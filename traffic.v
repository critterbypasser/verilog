==> flow/design.v <==
module traffic(
    input clk,           
    output reg R,
    output reg G,
    output reg B
);
reg [26:0] counter = 0;    
reg [1:0] state = 0;
always @(posedge clk) begin
    if(counter == 100_000_000 - 1) begin
        counter <= 0;
        state <= state + 1;
    end
    else begin
        counter <= counter + 1;
    end
end
always @(*) begin
    case(state)
        2'd0: {R,G,B} = 3'b100;  
        2'd1: {R,G,B} = 3'b110;  
        2'd2: {R,G,B} = 3'b010;  
        2'd3: {R,G,B} = 3'b111;  
        default: {R,G,B} = 3'b000;
    endcase
end
endmodule
Tool chain data of traffic. Tool output for the design above, in the order of the flow. Line numbers count from 1 in the design file above. Operators: Yosys type, input widths -> output width; for muxes data width and select width s. Library cell names are shortened. The mark - stands for no value.

Top module: traffic. Clock port: clk. Library: sky130hd. Corner: tt_025C_1v80.

Elaborated design. Yosys after proc, flatten, opt, wreduce and memory -nomap, before mapping. Enables and synchronous resets that opt folds into registers are not counted as muxes. Memory bits, and registers merged into a memory's read port (data or address), are not among the register bits. Print and check cells are not counted. Equal cells are merged and count once.

For flip-flop bits (word level) the number is 29. Input port bits: 1. The entry for output and inout port bits reads 3. Under word-level cells stands 10.

Add/subtract/negate cells: 2. For equality and inequality tests the number is 4. Muxes and demuxes: 1. The entry for reductions and logical operators reads 1.

Operators by type and width (count): $add 27x1->27 const B (1); $eq 27x27->1 const B (1); $pmux 3 s4 (1); $eq 2x2->1 const B (2); $add 2x1->2 const B (1); $eq 2x1->1 const B (1); $logic_not 2->1 (1).

Logic depth. Yosys ltp: most cells in a row. Word level: on the elaborated netlist, between registers, memories and ports. Mapped: between sequential cells and ports; inverters and the memories' decode and read muxes count.

Under word-level depth stands 2. The figure for ABC_AREA is 0. Under mapped depth stands 6. The figure for gate-level depth less buffers is 5.

Netlist. Yosys stat after the flow's synthesis: flattened, memories mapped to cells. It holds for the ABC_AREA given above (unset counts as 0); a run with the other value may have another netlist.

Cell types: dfxtp_1 (count 27, area in all 540.518 sq um); xor2_1 (count 10, area in all 87.584 sq um); edfxtp_1 (count 2, area in all 60.058 sq um); a21oi_1 (count 10, area in all 50.048 sq um); ha_1 (count 4, area in all 50.048 sq um); o31ai_1 (count 6, area in all 45.043 sq um); or4_1 (count 6, area in all 45.043 sq um); nand2_1 (count 11, area in all 41.29 sq um); nand4_1 (count 6, area in all 37.536 sq um); nand3_1 (count 7, area in all 35.034 sq um); xnor2_1 (count 4, area in all 35.034 sq um); and4_1 (count 3, area in all 26.275 sq um); inv_1 (count 7, area in all 26.275 sq um); nor2_1 (count 7, area in all 26.275 sq um); o21ai_0 (count 5, area in all 25.024 sq um); or3_1 (count 4, area in all 25.024 sq um); and4_4 (count 2, area in all 22.522 sq um); and3_1 (count 3, area in all 18.768 sq um).

Not listed: further types 11, cells in them 14.

Under mapped cells stands 138. The figure for synthesis area is 0.0013038 sq mm. The entry for area of sequential cells reads 0.0006006 sq mm. Under flip-flop cells stands 29. Buffer cells: 3.

Path before layout. OpenSTA on the mapped netlist: ideal clock, no wires. The path of least setup slack (recovery checks aside). Input and output delay are each 20% of the period. Register names are those of the netlist, which keeps one name where synthesis merged equal registers.

Kind: register to register. Start: register counter[0]. End: register state[0]. Period: 2230 ps. The entry for library setup time reads 295 ps. The entry for time at the first pin reads 0 ps. The entry for arrival time reads 1452 ps. Under required time stands 1935 ps. For setup slack the number is 482 ps. The figure for delay of the path is 1747 ps. For driving pins on the path the number is 6. Buffers on the path: 1. The entry for synthesis period reached reads 1748 ps.

"delay of the path" is the arrival time less input delay plus setup time. "driving pins on the path": output pins that drive a net of the path, with the launching flip-flop's if there is one; two outputs of one cell count as two. "synthesis period reached" is the clock period less the worst setup slack; recovery checks do not enter. This is arithmetic on one report: input and output delays are still those of the set period (20% each). Between the ends stands the longest chain of elaborated cells between them, by number of cells; it is not shown to be the way that was timed. Of several equally long chains one is given. A line is the first line of the expression or statement that the cell stems from. Yosys adds cells for indexed reads and writes and turns some case tables into memories.

Path through: dfxtp_1 ha_1 and4_4 nand4_1 nor3_4 buf_6. Under cells in the longest elaborated chain stands 1. The entry for elaborated cells between the ends (all ways) reads 1. Under RTL lines with such cells stands 1. Classes of those cells: eq/ne (1).

RTL lines, path after synthesis: start, declared (line 7) `reg [26:0] counter = 0;`; start, assigned (line 11) `counter <= 0;`; start, assigned (line 15) `counter <= counter + 1;`; $eq 27x27->1 (line 10) `if(counter == 100_000_000 - 1) begin`; end, assigned (line 12) `state <= state + 1;`; end, declared (line 8) `reg [1:0] state = 0;`.

Path in the finished layout. Path of least setup slack in the final report of flow run 1 (OpenROAD, finished layout, wires in). Where an end is a register, its clock arrival counts in the times. The path's times are printed in steps of 10 ps; the period is the one set.

Kind: register to register. Start: register counter[13]. End: register counter[18]. Period: 1790 ps. The entry for library setup time reads 60 ps. The entry for time at the first pin reads 280 ps. The entry for arrival time reads 1780 ps. Under required time stands 2010 ps. For setup slack the number is 230 ps. For driving pins on the path the number is 5. Buffers on the path: 0.

Between the ends stands the longest chain of elaborated cells between them, by number of cells; it is not shown to be the way that was timed. Of several equally long chains one is given.

Path through: dfxtp_1 and3_2 nand2_1 or4_1 a21oi_2. Under cells in the longest elaborated chain stands 1. The entry for elaborated cells between the ends (all ways) reads 2. Under RTL lines with such cells stands 2. Classes of those cells: add/sub (1); eq/ne (1).

RTL lines, path after layout: start, declared (line 7) `reg [26:0] counter = 0;`; start, assigned (line 11) `counter <= 0;`; start, assigned (line 15) `counter <= counter + 1;`; $add 27x1->27 (line 15); end, assigned (line 11); end, assigned (line 15); end, declared (line 7).

Appendix: measured runs

Top module traffic; platform sky130hd; tools Yosys and OpenROAD; 2 stored runs in no particular order. Input and output delays are each 20% of the period that was set; the output load is 0.01 pF. "achieved clock period" is the run's clock period less its worst setup slack. It is reckoned from that one timing run; input and output delays stay at 20% of the period that was set. "allowed time less slack (worst setup path)" = time allowed to the worst setup path (clock period - input delay - output delay, where it has them) - its slack; a late launch clock adds to it, a late capture clock takes from it. "power consumption": no workload was simulated; the value follows from the tool's default switching activity. "allowed time less slack (worst setup path)" is known to 10 ps.

Files of flow run 1:
==> flow/run.sh <==
#!/bin/bash
# the make line also repeats the synthesis and layout settings of config.mk as NAME=value (left out here)
make -C /OpenROAD-flow-scripts/flow DESIGN_CONFIG=/design/flow/config.mk WORK_HOME=/design/flow/orfs CLKGATE_MAP_FILE= finish
==> flow/config.mk <==
export PLATFORM = sky130hd
export DESIGN_NAME = traffic
export DESIGN_NICKNAME = traffic
export VERILOG_FILES = /design/flow/design.v
export SDC_FILE = /design/flow/constraint.sdc
export NUM_CORES = 4
export LEC_CHECK = 0
export ABC_AREA = 0
export CAP_MARGIN = 20
export CORE_MARGIN = 2
export CORE_UTILIZATION = 17
export PLACE_DENSITY_LB_ADDON = 0.1
export SETUP_SLACK_MARGIN = 0.53
export SLEW_MARGIN = 20
==> flow/constraint.sdc <==
create_clock -name core_clock -period 1.79 [get_ports {clk}]
set_input_delay 0.3580 -clock core_clock [delete_from_list [all_inputs] [get_ports {clk}]]
set_output_delay 0.3580 -clock core_clock [all_outputs]
set_load 0.01 [all_outputs]

Results of flow run 1. The chip area after synthesis (Yosys) reads 0.0013038 sq mm. The measured die size is 0.008386 sq mm. The area of the standard cells in the finished layout stands at 0.0018893 sq mm. The setup slack of the worst path stands at 227 ps. The measured power consumption is 1160 µW. For the achieved clock period the run shows 1563 ps. The allowed time less slack (worst setup path) stands at 1560 ps. Kind of the worst setup path: register to register.

Files of flow run 2:
==> flow/run.sh <==
#!/bin/bash
# the make line also repeats the synthesis and layout settings of config.mk as NAME=value (left out here)
make -C /OpenROAD-flow-scripts/flow DESIGN_CONFIG=/design/flow/config.mk WORK_HOME=/design/flow/orfs CLKGATE_MAP_FILE= finish
==> flow/config.mk <==
export PLATFORM = sky130hd
export DESIGN_NAME = traffic
export DESIGN_NICKNAME = traffic
export VERILOG_FILES = /design/flow/design.v
export SDC_FILE = /design/flow/constraint.sdc
export NUM_CORES = 4
export LEC_CHECK = 0
export CAP_MARGIN = 20
export CORE_MARGIN = 2
export CORE_UTILIZATION = 40
export SLEW_MARGIN = 20
==> flow/constraint.sdc <==
create_clock -name core_clock -period 3.6 [get_ports {clk}]
set_input_delay 0.7200 -clock core_clock [delete_from_list [all_inputs] [get_ports {clk}]]
set_output_delay 0.7200 -clock core_clock [all_outputs]
set_load 0.01 [all_outputs]

Results of flow run 2. The chip area after synthesis (Yosys) reads 0.0013038 sq mm. The measured die size is 0.003732 sq mm. The area of the standard cells in the finished layout stands at 0.0014426 sq mm. The setup slack of the worst path stands at 1341 ps. The measured power consumption is 580.8 µW. For the achieved clock period the run shows 2259 ps. The allowed time less slack (worst setup path) stands at 1540 ps. Kind of the worst setup path: register to output.
